==> flow/design.v <==
module OverCurrent (
    input clk,
    input overide,
    output reg enA_OC, enB_OC
);
integer Dbounce = 0;
integer OCtimer = 0;
reg OCreset = 0;
reg [0:29]count = 0;
always@(posedge clk)begin
    count = count + 1;
    if(count >= 100000000)begin
        Dbounce = 0;
        count = 0;
    end
        if(overide)begin
            Dbounce = Dbounce + 1;
            if(Dbounce >= 40000000)begin
                Dbounce = 0;
                OCreset = 1;
            end
        end
    if(OCreset)begin
        OCtimer = OCtimer + 1;
        if(OCtimer >= 300000000)begin
            OCreset = 0;
            OCtimer = 0;
        end
    end
    enA_OC = (OCreset == 0) ? 1:0;
    enB_OC = (OCreset == 0) ? 1:0;
end 
endmodule
# == From RTL to reports: OverCurrent ==
# What the tools print for OverCurrent, step after step.
# Lines are those of the file above, counted from 1.
# Operators: Yosys type, input widths -> output width; for muxes data width and select width s.
# Library cell names are shortened.
# A cell with n/a has no value.
# design
top,OverCurrent
clock_port,clk
library,sky130hd
pvt_corner,tt_025C_1v80

# == Word level ==
# Source: Yosys, flattened and elaborated, memories not mapped. Widths are those after wreduce; folded enables and synchronous resets count as part of the registers. Registers that Yosys merges into a memory's read port (data or address) are not register bits. Print and check cells do not count. Equal cells are merged and count once.
# word_totals
register_bits,96
in_bits,2
out_inout_bits,2
wordCells,19
# classes
add_sub_neg,3
compare,3
muxes,8
# op_table
operator,count
$mux 32,3
$add 32x2->32 const B,2
$ge 32x27->1 const B,1
$ge 32x30->1 const B,1
$add 30x1->30 const B,1
$ge 30x27->1 const B,1
$mux 1,5

# == Logic depth ==
# Depth = most cells in a row (Yosys ltp): at word level without a register or memory, in the mapped netlist without a sequential cell, where the memories' decode and read muxes count.
# depth
depth_word,9
ABC_AREA,0
depth_mapped,26
depth_no_buf,19

# == Synthesis result ==
# Source: synth_stat.txt of the flow (Yosys; design flattened, memories mapped). It holds for the ABC_AREA given above (unset counts as 0); a run with the other value may have another netlist.
# by_type
cell_type,count,type_area_um2
dfxtp_1,64,1.28E+03
edfxtp_1,32,960.922
xor2_1,50,437.92
nor2_1,112,420.403
xnor2_1,28,245.235
nand2_1,65,243.984
nand3_1,46,230.221
nand4_1,31,193.936
a21oi_1,29,145.139
and4_1,13,113.859
o21ai_0,21,105.101
and3_1,16,100.096
nor4_4,4,85.082
nor3_1,15,75.072
buf_2,14,70.067
or3_1,10,62.56
clkbuf_1,15,56.304
nor4_1,9,56.304
# Not listed: further types 55, cells in them 125.
# synth_totals
cell_count,699
mapped_area_um2,5888.1
seq_area_um2,2242.2
flip_flops,96
n_buf,36

# == Path before layout ==
# Source: OpenSTA report_checks on the synthesized netlist (no wires, ideal clock, input and output delay 20% of the period each), path of least setup slack; recovery checks are left aside. Register names are those of the netlist, which keeps one name where synthesis merged equal registers.
# synth_path
path_kind,register to register
start,reg count[29]
end,reg OCtimer[0]
period_ps,7990
setup_time_ps,375
launch_ps,0
arrival_time_ps,4960
required_time_ps,7615
slack_ps,2656
delay_ps,5335
path_stages,26
n_path_buf,6
synth_period_reached_ps,5334
# "delay_ps" = arrival - input delay + setup time.
# "path_stages": output pins that drive a net of the path, with the launching flip-flop's if there is one; two outputs of one cell count as two.
# "synth_period_reached_ps" = period - worst setup slack (recovery checks aside). The figure is calculated, with input and output delays left at 20% of the set period.
# Between the ends stands the longest chain of elaborated cells between them, by number of cells; it is not shown to be the way that was timed. Of several equally long chains one is given.
# A line is the first line of the expression or statement that the cell stems from. Yosys adds cells for indexed reads and writes and turns some case tables into memories.
# synth_between
cell_sequence,dfxtp_1 -> ha_1 -> and4_1 -> clkbuf_2 -> and4_1 -> buf_2 -> nand3_1 -> xnor2_1 -> or4_1 -> o2111ai_1 -> a31o_2 -> buf_4 -> buf_2 -> nor2_1 -> ha_1 -> buf_2 -> inv_1 -> nor4_4 -> and4_1 -> xor2_1 -> nor3_1 -> o211ai_2 -> and2_4 -> buf_6 -> nor3_2 -> or2_2
elab_chain_cells,7
cells_between,7
lines_between,5
classes_between,add/sub: 2; compare: 2; mux: 3
# synth_rtl
item,line,text
"start, declared",9,reg [0:29]count = 0;
"start, assigned",11,count = count + 1;
"start, assigned",14,count = 0;
$add 30x1->30,11,
$ge 30x27->1,12,if(count >= 100000000)begin
$mux 32,12,
$add 32x2->32,17,Dbounce = Dbounce + 1;
$ge 32x27->1,18,if(Dbounce >= 40000000)begin
$mux 1,18,
$mux 1,16,if(overide)begin
"end, assigned",24,OCtimer = OCtimer + 1;
"end, assigned",27,OCtimer = 0;
"end, declared",7,integer OCtimer = 0;

# == Worst path after layout ==
# Path of least setup slack in the final report of flow run 1 (OpenROAD, finished layout, wires in). Where an end is a register, its clock arrival counts in the times.
# The report prints the path's times to 10 ps; the period is as set.
# layout_path
path_kind,register to register
start,reg count[27]
end,reg OCtimer[30]
period_ps,5920
setup_time_ps,280
launch_ps,370
arrival_time_ps,5440
required_time_ps,6000
slack_ps,560
path_stages,20
n_path_buf,1
# Between the ends stands the longest chain of elaborated cells between them, by number of cells; it is not shown to be the way that was timed. Of several equally long chains one is given.
# layout_between
cell_sequence,dfxtp_1 -> and4_1 -> and2_0 -> nand4_1 -> nor3_1 -> xnor2_1 -> o2111ai_1 -> a31o_2 -> nor2_1 -> ha_2 -> inv_1 -> nor4_4 -> and4_1 -> xor2_1 -> nor3_1 -> o211ai_2 -> and2_4 -> nor3_2 -> or2_4 -> buf_12
elab_chain_cells,7
cells_between,7
lines_between,5
classes_between,add/sub: 2; compare: 2; mux: 3
# layout_rtl
item,line,text
"start, declared",9,reg [0:29]count = 0;
"start, assigned",11,count = count + 1;
"start, assigned",14,count = 0;
$add 30x1->30,11,
$ge 30x27->1,12,if(count >= 100000000)begin
$mux 32,12,
$add 32x2->32,17,Dbounce = Dbounce + 1;
$ge 32x27->1,18,if(Dbounce >= 40000000)begin
$mux 1,18,
$mux 1,16,if(overide)begin
"end, assigned",24,OCtimer = OCtimer + 1;
"end, assigned",27,OCtimer = 0;
"end, declared",7,integer OCtimer = 0;

# Below are 2 stored runs of the flow (Yosys, OpenROAD; platform sky130hd) on OverCurrent, each with its settings and what was measured, unordered. Constraints: input delay and output delay 20% of the set period each, output load 0.01 pF.
# By "timing.achieved_period_ps" is meant the clock period of the run minus its worst setup slack. This is arithmetic on one report: input and output delays are still those of the set period (20% each).
# "timing.worst_path_ps": the worst setup path's part of the clock period (all of it between registers, 20% less for each end at a port) less its slack. A launch clock that arrives late makes it longer, a capture clock that arrives late makes it shorter.
# By "power_mw" is meant OpenSTA's value without simulated activity: inputs other than the clock are taken to toggle once in ten clock periods, and the tool carries that through the logic.
# "timing.worst_path_ps" is known to 10 ps.
# A setting shown as -- is not set for that run.
run,period_ns,CORE_UTILIZATION,CAP_MARGIN,CORE_MARGIN,SLEW_MARGIN,SETUP_SLACK_MARGIN,PLACE_DENSITY_LB_ADDON,CORE_ASPECT_RATIO,CELL_PAD_IN_SITES_GLOBAL_PLACEMENT,CELL_PAD_IN_SITES_DETAIL_PLACEMENT,ABC_AREA,GPL_ROUTABILITY_DRIVEN,CTS_CLUSTER_DIAMETER,ys_area_um2,design_die_area_um2,post_route_stdcell_area_um2,finalUtil_pct,ws_setup_ps,total_negative_slack_ps,holdWs_ps,power_mw,timing.achieved_period_ps,timing.worst_path_ps,path_kind
flow run 1,5.92,55,20,2,20,--,--,--,--,--,--,--,--,5888.1,11549.8,6140.9,59.2,557,0,471,1.077,5363,5360,register to register
flow run 2,4.11,36,40,2,15,0.13,0.08,1.21,1,0,0,0,221,5888.1,17399.9,7397.1,46.0,-216,-8628,500,1.847,4326,4330,register to register
