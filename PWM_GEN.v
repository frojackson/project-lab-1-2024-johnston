==> flow/design.v <==
module PWM_Generator_Find(
    input clk,
    output PWM_R_F, PWM_L_F,
    output PWM_R_R, PWM_L_R,
    output PWM_R_L, PWM_L_L
);
    reg PWM_R_F_out =0;
    reg PWM_L_F_out =0;
    reg PWM_R_R_out =0;
    reg PWM_L_R_out =0;
    reg PWM_R_L_out =0;
    reg PWM_L_L_out =0;
    reg [19:0] width_40 = 20'd400000;
    reg [19:0] width_75 = 20'd750000;
    reg [19:0] width_80 = 20'd800000;
    reg [19:0] count = 0;
    always@(posedge clk) begin
        count = count + 1;
        if(count < width_75) begin
            PWM_R_F_out = 1;
        end
        else begin
            PWM_R_F_out = 0;
        end
        if(count < width_75) begin
            PWM_L_F_out = 1;
        end
        else begin
            PWM_L_F_out = 0;
        end
        if(count < width_40) begin
            PWM_R_R_out = 1;
        end
        else begin
            PWM_R_R_out = 0;
        end
        if(count < width_80) begin
            PWM_L_R_out = 1;
        end
        else begin
            PWM_L_R_out = 0;
        end
        if(count < width_80) begin
            PWM_R_L_out = 1;
        end
        else begin
            PWM_R_L_out = 0;
        end
        if(count < width_40) begin
            PWM_L_L_out = 1;
        end
        else begin
            PWM_L_L_out = 0;
        end
end
        assign PWM_R_F = PWM_R_F_out;
        assign PWM_L_F = PWM_L_F_out;
        assign PWM_R_R = PWM_R_R_out;
        assign PWM_L_R = PWM_L_R_out;
        assign PWM_R_L = PWM_R_L_out;
        assign PWM_L_L = PWM_L_L_out;
endmodule
Reports on PWM_Generator_Find
The steps from the RTL of PWM_Generator_Find to its reports follow in flow order.
Lines are those of the file above, counted from 1.
{ "inputs": {"design": "PWM_Generator_Find", "clock_port": "clk", "library": "sky130hd", "lib_corner": "tt_025C_1v80"} }

Word level
Source: Yosys, flattened and elaborated, memories not mapped. Widths are those after wreduce; folded enables and synchronous resets count as part of the registers. Registers that Yosys merges into a memory's read port (data or address) are not register bits. Print and check cells do not count. Equal cells are merged and count once.
{ "bits": {"output_inout_bits": 6, "mem_count": 0, "ramBits": 0, "clocked_rd_ports_x_width": 0, "latchBits": 0, "inputBits": 1, "word_cells": 11, "mem_bits_ro": 0, "regBits": 23} }
{ "op_classes": {"addsub": 1, "n_mul": 0, "n_eq": 0, "mux": 3, "shifts": 0, "div": 0, "bitwise": 0, "reduce_and_logical": 0, "cmp": 3} }
{ "ops": {"columns": ["cell", "n"], "rows": [
  ["20-bit < comparator with constant B", 2],
  ["20-bit by 1-bit adder with 20-bit output with constant B", 1],
  ["20-bit by 19-bit < comparator with 1-bit output with constant B", 1],
  ["1-bit 2-to-1 mux", 3]
]} }

Depth
Depth = most cells in a row (Yosys ltp): at word level without a register or memory, in the mapped netlist without a sequential cell, where the memories' decode and read muxes count.
{ "logic_depth": {"ltp_word": 3, "ABC_AREA": 0, "mapped_depth": 8, "depth_no_buf": 7} }

Netlist
Yosys stat after the flow's synthesis: flattened, memories mapped to cells. It holds for the ABC_AREA given above (unset counts as 0); a run with the other value may have another netlist.
The area totals of this step are shown rounded.
{ "synth_totals": {"buf_cells": 10, "mapped_cells": 131, "flip_flops": 23, "seqArea_um2": 460, "area_um2": 1240} }
{ "by_type": {"columns": ["cell_type", "n", "type_area_um2"], "rows": [
  ["sky130_fd_sc_hd__dfxtp_1", 23, 460.442],
  ["sky130_fd_sc_hd__xnor2_1", 11, 96.342],
  ["sky130_fd_sc_hd__xor2_1", 8, 70.067],
  ["sky130_fd_sc_hd__nand4_4", 2, 42.541],
  ["sky130_fd_sc_hd__nand3_1", 8, 40.038],
  ["sky130_fd_sc_hd__buf_6", 3, 33.782],
  ["sky130_fd_sc_hd__buf_4", 4, 30.029],
  ["sky130_fd_sc_hd__nand2_1", 8, 30.029],
  ["sky130_fd_sc_hd__nor2_1", 7, 26.275],
  ["sky130_fd_sc_hd__o311ai_1", 3, 26.275],
  ["sky130_fd_sc_hd__o211ai_1", 3, 22.522],
  ["sky130_fd_sc_hd__nor4_4", 1, 21.27],
  ["sky130_fd_sc_hd__a21oi_1", 4, 20.019],
  ["sky130_fd_sc_hd__nor3_1", 4, 20.019],
  ["sky130_fd_sc_hd__and3_1", 3, 18.768],
  ["sky130_fd_sc_hd__nor4_1", 3, 18.768],
  ["sky130_fd_sc_hd__nand3_4", 1, 17.517],
  ["sky130_fd_sc_hd__and3_2", 2, 15.014]
]} }
Other cell types: 27; their cells: 33.

Path before layout
Path of least setup slack by OpenSTA after synthesis, without wires, with an ideal clock, recovery checks aside; 20% of the period is set as input and as output delay. Where synthesis merged equal registers, the netlist keeps one of their names.
{ "synth_path": {"path_type": "register -> register", "from": "reg count[0]", "to": "reg PWM_R_R_out", "n_path_buf": 0, "clock_period_ps": 3110, "setup_ps": 74, "arrival_time_ps": 1966, "slack_ps": 1070, "t_first_pin_ps": 0, "driving_pins": 8, "path_delay_ps": 2040, "t_required_ps": 3036, "period_less_setup_slack_ps": 2040} }
"path_delay_ps" is the arrival time less input delay plus setup time.
"driving_pins" counts driving pins, that of a launching flip-flop among them; a cell with two outputs on the path counts twice.
"period_less_setup_slack_ps" is the clock period less the worst setup slack; recovery checks do not enter. This is arithmetic on one report: input and output delays are still those of the set period (20% each).
The rows between start and end are the longest chain of elaborated cells between them; the timing report does not say that the signal goes this way. Where chains are equally long, one stands for them.
Each line given opens the expression or statement behind the cell; cells for indexed reads and writes are added by Yosys, which also makes memories of some case tables.
{ "synth_between": {"path_cell_list": "sky130_fd_sc_hd__dfxtp_1 > sky130_fd_sc_hd__ha_1 > sky130_fd_sc_hd__nand3_4 > sky130_fd_sc_hd__nor4_4 > sky130_fd_sc_hd__mux2i_1 > sky130_fd_sc_hd__a22oi_1 > sky130_fd_sc_hd__a311o_1 > sky130_fd_sc_hd__a31oi_1", "elab_chain_cells": 3, "cone_cells": 3, "classes_between": "1 x add/sub; 1 x compare; 1 x mux"} }
{ "synth_lines": {"columns": ["element", "line_no", "source"], "rows": [
  ["start: declaration", 16, "reg [19:0] count = 0;"],
  ["start: assignment", 18, "count = count + 1;"],
  ["20-bit by 1-bit adder with 20-bit output", 18, null],
  ["20-bit by 19-bit < comparator with 1-bit output", 31, "if(count < width_40) begin"],
  ["1-bit 2-to-1 mux", 31, null],
  ["end: assignment", 32, "PWM_R_R_out = 1;"],
  ["end: assignment", 35, "PWM_R_R_out = 0;"],
  ["end: declaration", 9, "reg PWM_R_R_out =0;"]
]} }

Worst path after layout
Path of least setup slack in the final report of entry A (OpenROAD, finished layout, wires in). Where an end is a register, its clock arrival counts in the times.
The report prints the path's times to 10 ps; the period is as set.
{ "layout_path": {"path_type": "register -> register", "from": "reg count[7]", "to": "reg PWM_R_F_out", "arrival_time_ps": 2200, "driving_pins": 9, "n_path_buf": 2, "clock_period_ps": 2070, "t_required_ps": 2260, "t_first_pin_ps": 320, "setup_ps": 130, "slack_ps": 50} }
The rows between start and end are the longest chain of elaborated cells between them; the timing report does not say that the signal goes this way. Where chains are equally long, one stands for them.
{ "layout_between": {"path_cell_list": "sky130_fd_sc_hd__dfxtp_1 > sky130_fd_sc_hd__buf_6 > sky130_fd_sc_hd__nand4_4 > sky130_fd_sc_hd__buf_4 > sky130_fd_sc_hd__nor4_1 > sky130_fd_sc_hd__xor2_1 > sky130_fd_sc_hd__nand3_1 > sky130_fd_sc_hd__a21oi_1 > sky130_fd_sc_hd__o311ai_1", "elab_chain_cells": 3, "cone_cells": 3, "classes_between": "1 x add/sub; 1 x compare; 1 x mux"} }
{ "layout_lines": {"columns": ["element", "line_no", "source"], "rows": [
  ["start: declaration", 16, "reg [19:0] count = 0;"],
  ["start: assignment", 18, "count = count + 1;"],
  ["20-bit by 1-bit adder with 20-bit output", 18, null],
  ["20-bit < comparator", 19, "if(count < width_75) begin"],
  ["1-bit 2-to-1 mux", 19, null],
  ["end: assignment", 20, "PWM_R_F_out = 1;"],
  ["end: assignment", 23, "PWM_R_F_out = 0;"],
  ["end: declaration", 7, "reg PWM_R_F_out =0;"]
]} }

Appendix: measured runs

Module PWM_Generator_Find, platform sky130hd: 2 stored runs of the flow (Yosys, OpenROAD) with differing settings, in no particular order. Input and output delays are each 20% of the period that was set; the output load is 0.01 pF.
"clock_period_reached_ps" = clock period - worst setup slack. The figure is calculated, with input and output delays left at 20% of the set period.
"timing.worst_path_ps" means the part of the period allowed to the worst setup path (the constraints hold back 20% at inputs and 20% at outputs) less its slack; where the path has registers, the arrival times of their clocks count too.
"power.total_mw" is the tool's figure for a default switching activity; nothing was simulated.
"timing.worst_path_ps" is given in steps of 10 ps.
The measured numbers are rounded.
[
  {
    "run": "entry A",
    "settings": { "period_ns": 2.07, "CORE_UTILIZATION": 69, "SETUP_SLACK_MARGIN": -0.0, "PLACE_DENSITY_LB_ADDON": 0.06, "CORE_ASPECT_RATIO": 1.99, "GPL_TIMING_DRIVEN": 0, "MIN_ROUTING_LAYER": "met1", "MAX_ROUTING_LAYER": "met4", "CAP_MARGIN": 20, "CORE_MARGIN": 2, "SLEW_MARGIN": 20 },
    "results": { "post_synth_area_um2": 1240, "die_um2": 2180, "power.total_mw": 0.653, "timing.setup.tns_ps": 0, "layout_stdcell_area_um2": 1450, "worst_hold_slack_ps": 468, "utilization_pct": 86.2, "clock_period_reached_ps": 2016, "ws_setup_ps": 54, "timing.worst_path_ps": 2020, "worstPathKind": "register -> register" }
  },
  {
    "run": "entry B",
    "settings": { "period_ns": 2.62, "CORE_UTILIZATION": 33, "SETUP_SLACK_MARGIN": 0.44, "PLACE_DENSITY": 0.48, "CORE_ASPECT_RATIO": 0.89, "CELL_PAD_IN_SITES_DETAIL_PLACEMENT": 0, "ABC_AREA": 1, "GPL_TIMING_DRIVEN": 1, "CTS_CLUSTER_SIZE": 66, "CAP_MARGIN": 35, "CORE_MARGIN": 2, "SLEW_MARGIN": 20 },
    "results": { "post_synth_area_um2": 1310, "die_um2": 4490, "power.total_mw": 0.584, "timing.setup.tns_ps": 0, "layout_stdcell_area_um2": 1450, "worst_hold_slack_ps": 481, "utilization_pct": 38.4, "clock_period_reached_ps": 1712, "ws_setup_ps": 908, "timing.worst_path_ps": 1710, "worstPathKind": "register -> register" }
  }
]
