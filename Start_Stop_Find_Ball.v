==> flow/design.v <==
module Start_Stop_Find_Ball(
    input RvL,
    input clk,
    input PWM_R_F,
    input PWM_L_F,
    input PWM_R_R,
    input PWM_L_R,
    input PWM_R_L,
    input PWM_L_L,
    output FIND_IN_1,
    output FIND_IN_2,
    output FIND_IN_3,
    output FIND_IN_4,
    output PWM_R,
    output PWM_L,
    output en_A_Find,
    output en_B_Find,
    output R_final_signal,  
    output L_final_signal
    );
reg sample = 1;           
reg sample_NEW = 1;
reg [28:0]turn_timer = 0;     
reg [28:0]forward_timer = 0;   
reg start_turn = 0;    
reg start_turn_NEW = 0;
reg Turn_V_Straight = 0;
reg Turn_V_Straight_NEW = 0;
reg [28:0]Right_Tracker = 0;
reg [28:0]Left_tracker = 0;
reg [28:0]sample_count = 0;
parameter [1:4]Forward_IN = 4'b0110;
reg [1:4]Turn_IN = 4'b0000;
reg [1:4]Turn_IN_NEW = 4'b0000;
reg Right_final = 0;
reg Left_final = 0;
reg Right_final_NEW = 0;
reg Left_final_NEW = 0;
always@(posedge clk)begin
    if (sample) begin
        sample_count = sample_count + 1;
        if (~RvL) begin
            Left_tracker = Left_tracker + 1;
        end
        if(RvL) begin
            Right_Tracker = Right_Tracker + 1;
        end
        if (sample_count >= 100000000)begin
          if (Left_tracker > Right_Tracker) begin
            Turn_IN_NEW <= 4'b0101;
            start_turn_NEW = 1;
            sample_NEW = 0;
            sample_count <= 0;
            Right_final_NEW = 0;
            Left_final_NEW = 1;
            Left_tracker = 0;
            Right_Tracker = 0;
            end
          if (Left_tracker < Right_Tracker)begin
            Turn_IN_NEW <= 4'b1010;
            start_turn_NEW = 1;
            sample_NEW = 0;
            sample_count <= 0;
            Right_final_NEW = 1;
            Left_final_NEW = 0;
            Left_tracker = 0;
            Right_Tracker = 0;
           end
        end
    end    
if (start_turn)begin
   turn_timer = turn_timer + 1;
   if (turn_timer >= 100000000)begin
       Turn_V_Straight_NEW = 1;
    end
   if(Turn_V_Straight)begin
        forward_timer = forward_timer + 1;
        if (forward_timer >= 50000000) begin
            turn_timer =0;
            forward_timer = 0;
            sample_NEW = 1;
            start_turn_NEW = 0;
            Turn_V_Straight_NEW = 0;
        end 
   end
end
        sample = sample_NEW;
        Right_final = Right_final_NEW;
        Left_final = Left_final_NEW;
        Turn_IN = Turn_IN_NEW;
        Turn_V_Straight = Turn_V_Straight_NEW;
        start_turn = start_turn_NEW;
end
assign  FIND_IN_1 = start_turn & ((~Turn_V_Straight  & Turn_IN[1]) | (Turn_V_Straight & Forward_IN[1]));
assign  FIND_IN_2 = start_turn & ((~Turn_V_Straight &  Turn_IN[2]) | (Turn_V_Straight & Forward_IN[2]));
assign  FIND_IN_3 = start_turn & ((~Turn_V_Straight &  Turn_IN[3]) | (Turn_V_Straight & Forward_IN[3]));
assign  FIND_IN_4 = start_turn & ((~Turn_V_Straight &  Turn_IN[4]) | (Turn_V_Straight & Forward_IN[4]));
assign en_A_Find = ~sample;
assign en_B_Find = ~sample;
assign PWM_R = start_turn & ((~Turn_V_Straight & Right_final & PWM_R_R) | (~Turn_V_Straight & Left_final & PWM_R_L) | (Turn_V_Straight & PWM_R_F));
assign PWM_L = start_turn & ((~Turn_V_Straight & Right_final & PWM_L_R) | (~Turn_V_Straight & Left_final & PWM_L_L) | (Turn_V_Straight & PWM_L_F));
assign R_final_signal = Right_final;
assign L_final_signal = Left_final;
endmodule
# Reports on Start_Stop_Find_Ball
# The steps from the RTL of Start_Stop_Find_Ball to its reports follow in flow order.
# Line numbers count from 1 in the design file above.
# Operators carry their Yosys type and port widths (W data, S select, Z words).
# Cell names lack the library's common part.
setup:
  top_module: "Start_Stop_Find_Ball"
  clock_port: "clk"
  cell_library: "sky130hd"
  lib_corner: "tt_025C_1v80"

# After elaboration
# Counts by Yosys on the flattened word-level netlist (proc, flatten, opt, wreduce; memories kept). Register bits leave out memories and registers merged into their read ports (data or address). Print and check cells are left out. Cells with the same type and inputs are merged into one.
word_totals:
  regBits: 158
  latch_bits: 0
  ramBits: 0
  mem_bits_ro: 0
  clocked_rd_ports_x_width: 0
  memories: 0
  input_bits: 8
  output_inout_bits: 10
op_classes:
  n_addsub: 5
  n_mul: 0
  div: 0
  n_cmp: 5
  n_eq: 0
  shift: 0
  mux: 45
  n_logic: 26
  reduce_logical: 3
op_table:
  columns: ["operator", "count"]
  rows:
  - ["$mux W29", 19]
  - ["$add A29 B1 Y29 const B", 5]
  - ["$ge A29 B27 Y1 const B", 2]
  - ["$ge A29 B26 Y1 const B", 1]
  - ["$gt A29 B29 Y1", 1]
  - ["$lt A29 B29 Y1", 1]
  - ["$mux W1", 25]
  - ["$and A1 B1 Y1", 18]
  - ["$or A1 B1 Y1", 6]
  - ["$mux W4", 1]
  - ["$reduce_and A3 Y1", 1]
  - ["$not A1 Y1", 2]
  - ["$reduce_and A2 Y1", 1]
  - ["$reduce_bool A2 Y1", 1]

# Depth
# Yosys ltp: most cells in a row. Word level: on the elaborated netlist, between registers, memories and ports. Mapped: between sequential cells and ports; inverters and the memories' decode and read muxes count.
logic_depth:
  depth_word: 14
  ABC_AREA: 0
  depth_mapped: 30
  mapped_depth_nobuf: 25

# Mapped cells and area
# Yosys stat after the flow's synthesis: flattened, memories mapped to cells. It holds for the ABC_AREA given above (unset counts as 0); a run with the other value may have another netlist.
mapped:
  cell_count: 1129
  mapped_area_mm2: 0.0108892
  seqArea_mm2: 0.0045243
  ff_cells: 152
by_type:
  columns: ["cell_type", "count", "area_total_um2"]
  rows:
  - ["edfxtp_1", 148, 4.44E+03]
  - ["ha_1", 60, 750.72]
  - ["xor2_1", 81, 709.43]
  - ["a21oi_1", 126, 630.605]
  - ["xnor2_1", 58, 507.987]
  - ["nor2_1", 105, 394.128]
  - ["nand2_1", 81, 304.042]
  - ["nand3_1", 56, 280.269]
  - ["nand4_1", 37, 231.472]
  - ["and3_1", 24, 150.144]
  - ["inv_1", 39, 146.39]
  - ["and4_1", 16, 140.134]
  - ["or2_2", 22, 137.632]
  - ["a21oi_2", 11, 96.342]
  - ["clkbuf_1", 23, 86.333]
  - ["buf_2", 17, 85.082]
  - ["a211oi_1", 11, 82.579]
  - ["and2_1", 13, 81.328]
# Other cell types: 63; their cells: 201.

# Path before layout
# Path of least setup slack by OpenSTA after synthesis, without wires, with an ideal clock, recovery checks aside; 20% of the period is set as input and as output delay. Where synthesis merged equal registers, the netlist keeps one of their names.
synth_timing:
  path_kind: "input-to-reg"
  from: "input RvL"
  to: "register Turn_IN_NEW[2]"
  period_ns: 12.8
  input_delay_ns: 2.560
  setup_ns: 0.306
  t_first_pin_ns: 2.560
  arrival_time_ns: 7.939
  required_time_ns: 12.494
  path_slack_ns: 4.555
  path_delay_ns: 5.685
  driving_pins: 26
  n_path_buf: 4
  period_less_setup_slack_ns: 8.245
# "path_delay_ns" = arrival - input delay + setup time.
# "driving_pins" counts driving pins, that of a launching flip-flop among them; a cell with two outputs on the path counts twice.
# "period_less_setup_slack_ns" = period - worst setup slack (recovery checks aside). The figure is calculated, with input and output delays left at 20% of the set period.
# The rows between start and end are the longest chain of elaborated cells between them; the timing report does not say that the signal goes this way. Where chains are equally long, one stands for them.
# Each line given opens the expression or statement behind the cell; cells for indexed reads and writes are added by Yosys, which also makes memories of some case tables.
# Only ways into the end's enable, where the timed path ends, are counted here.
synth_between:
  cell_sequence: "buf_2 > nand4_1 > nor4_1 > and3_1 > nand4_1 > xor2_1 > ha_1 > nand4_1 > inv_1 > nand4_1 > or4_1 > nor3_1 > a21oi_2 > buf_6 > buf_6 > or2_1 > ha_1 > a211oi_1 > o21bai_1 > a211oi_1 > o21ai_0 > a211oi_1 > nor2b_1 > a31oi_4 > buf_4 > and3_1"
  elab_chain_len: 9
  cells_between: 14
  lines_between: 6
synth_rtl:
  columns: ["item", "line", "source"]
  rows:
  - ["from (decl)", 2, "input RvL,"]
  - ["$mux W29", 42, "if (~RvL) begin"]
  - ["$mux W29", 40, "if (sample) begin"]
  - ["$gt A29 B29 Y1", 49, "if (Left_tracker > Right_Tracker) begin"]
  - ["$mux W29", 49, null]
  - ["$mux W29", 48, "if (sample_count >= 100000000)begin"]
  - ["$mux W29", 40, null]
  - ["$lt A29 B29 Y1", 59, "if (Left_tracker < Right_Tracker)begin"]
  - ["$reduce_bool A2 Y1", null, null]
  - ["$reduce_and A3 Y1", null, null]
  - ["to (assign)", 50, "Turn_IN_NEW <= 4'b0101;"]
  - ["to (assign)", 60, "Turn_IN_NEW <= 4'b1010;"]
  - ["to (decl)", 34, "reg [1:4]Turn_IN_NEW = 4'b0000;"]

# Path in the finished layout
# Path of least setup slack in the final report of flow run A (OpenROAD, finished layout, wires in). Where an end is a register, its clock arrival counts in the times.
layout_timing:
  path_kind: "input-to-reg"
  from: "input RvL"
  to: "register Left_tracker[25]"
  period_ns: 4.62
  input_delay_ns: 0.92
  setup_ns: 0.29
  t_first_pin_ns: 0.92
  arrival_time_ns: 7.40
  required_time_ns: 4.79
  path_slack_ns: -2.61
  driving_pins: 30
  n_path_buf: 5
# The rows between start and end are the longest chain of elaborated cells between them; the timing report does not say that the signal goes this way. Where chains are equally long, one stands for them.
# A register here has more assigning lines than the two given.
layout_between:
  cell_sequence: "buf_8 > nand4b_1 > nor2_4 > nand3_4 > nor2_4 > and4_4 > and3_4 > xnor2_2 > inv_1 > ha_1 > nand4_1 > inv_1 > nand4_1 > or4_4 > nor3_4 > a21oi_4 > buf_6 > clkbuf_16 > or2_2 > ha_1 > nand4_1 > nor2_1 > nand3_2 > nor2_4 > a211oi_4 > nor4_4 > a31oi_4 > buf_6 > bufbuf_16 > a21oi_1"
  elab_chain_len: 9
  cells_between: 14
  lines_between: 6
layout_rtl:
  columns: ["item", "line", "source"]
  rows:
  - ["from (decl)", 2, "input RvL,"]
  - ["$mux W29", 42, "if (~RvL) begin"]
  - ["$mux W29", 40, "if (sample) begin"]
  - ["$gt A29 B29 Y1", 49, "if (Left_tracker > Right_Tracker) begin"]
  - ["$mux W29", 49, null]
  - ["$mux W29", 48, "if (sample_count >= 100000000)begin"]
  - ["$mux W29", 40, null]
  - ["$lt A29 B29 Y1", 59, "if (Left_tracker < Right_Tracker)begin"]
  - ["$mux W29", 59, null]
  - ["$mux W29", 48, null]
  - ["to (assign)", 43, "Left_tracker = Left_tracker + 1;"]
  - ["to (assign)", 56, "Left_tracker = 0;"]
  - ["to (decl)", 30, "reg [28:0]Left_tracker = 0;"]

Memo
Re: implementation data of Start_Stop_Find_Ball

Design Start_Stop_Find_Ball on sky130hd. What follows are 2 stored runs of the flow, each under its own settings; their order means nothing. The constraints put input and output delay at 20% of the set period each and load the outputs with 0.01 pF.
"achievedPeriod_ns": clock period set for the run, less the worst setup slack. It is reckoned from that one timing run; input and output delays stay at 20% of the period that was set.
"worst_path_ns" means the part of the period allowed to the worst setup path (the constraints hold back 20% at inputs and 20% at outputs) less its slack; where the path has registers, the arrival times of their clocks count too.
By "final_power_mw" is meant OpenSTA's value without simulated activity: inputs other than the clock are taken to toggle once in ten clock periods, and the tool carries that through the logic.

--- flow run A ---
==> flow/run.sh <==
#!/bin/bash
# the make line also repeats the synthesis and layout settings of config.mk as NAME=value (left out here)
make -C /OpenROAD-flow-scripts/flow DESIGN_CONFIG=/design/flow/config.mk WORK_HOME=/design/flow/orfs CLKGATE_MAP_FILE= finish
==> flow/config.mk <==
export PLATFORM = sky130hd
export DESIGN_NAME = Start_Stop_Find_Ball
export DESIGN_NICKNAME = Start_Stop_Find_Ball
export VERILOG_FILES = /design/flow/design.v
export SDC_FILE = /design/flow/constraint.sdc
export NUM_CORES = 4
export LEC_CHECK = 0
export CAP_MARGIN = 20
export CORE_MARGIN = 8
export CORE_UTILIZATION = 70
export CTS_CLUSTER_DIAMETER = 208
export SETUP_SLACK_MARGIN = -0.43
export SLEW_MARGIN = 20
export TNS_END_PERCENT = 5
==> flow/constraint.sdc <==
create_clock -name core_clock -period 4.62 [get_ports {clk}]
set_input_delay 0.9240 -clock core_clock [delete_from_list [all_inputs] [get_ports {clk}]]
set_output_delay 0.9240 -clock core_clock [all_outputs]
set_load 0.01 [all_outputs]

==> results, as YAML <==
results:
  synthArea_mm2: 0.0108892
  dieArea_mm2: 0.0198035
  cell_area_final_mm2: 0.0141886
  final_util_pct: 93.3
  final_setup_ws_ns: -2.610
  fin_tns_ns: -195.937
  hold_worst_slack_ns: 0.454
  final_power_mw: 8.931
  achievedPeriod_ns: 7.230
  worst_path_ns: 6.31
  worst_setup_path_type: "input-to-reg"

--- flow run B ---
==> flow/run.sh <==
#!/bin/bash
# the make line also repeats the synthesis and layout settings of config.mk as NAME=value (left out here)
make -C /OpenROAD-flow-scripts/flow DESIGN_CONFIG=/design/flow/config.mk WORK_HOME=/design/flow/orfs CLKGATE_MAP_FILE= finish
==> flow/config.mk <==
export PLATFORM = sky130hd
export DESIGN_NAME = Start_Stop_Find_Ball
export DESIGN_NICKNAME = Start_Stop_Find_Ball
export VERILOG_FILES = /design/flow/design.v
export SDC_FILE = /design/flow/constraint.sdc
export NUM_CORES = 4
export LEC_CHECK = 0
export ABC_AREA = 1
export CAP_MARGIN = 5
export CELL_PAD_IN_SITES_DETAIL_PLACEMENT = 2
export CORE_MARGIN = 2
export CORE_UTILIZATION = 70
export CTS_CLUSTER_SIZE = 27
export PLACE_DENSITY_LB_ADDON = 0.17
export SETUP_SLACK_MARGIN = -0.0
export SLEW_MARGIN = 20
==> flow/constraint.sdc <==
create_clock -name core_clock -period 10.6 [get_ports {clk}]
set_input_delay 2.1200 -clock core_clock [delete_from_list [all_inputs] [get_ports {clk}]]
set_output_delay 2.1200 -clock core_clock [all_outputs]
set_load 0.01 [all_outputs]

==> results, as YAML <==
outcome: "did not finish, placement stopped with DPL-0033"
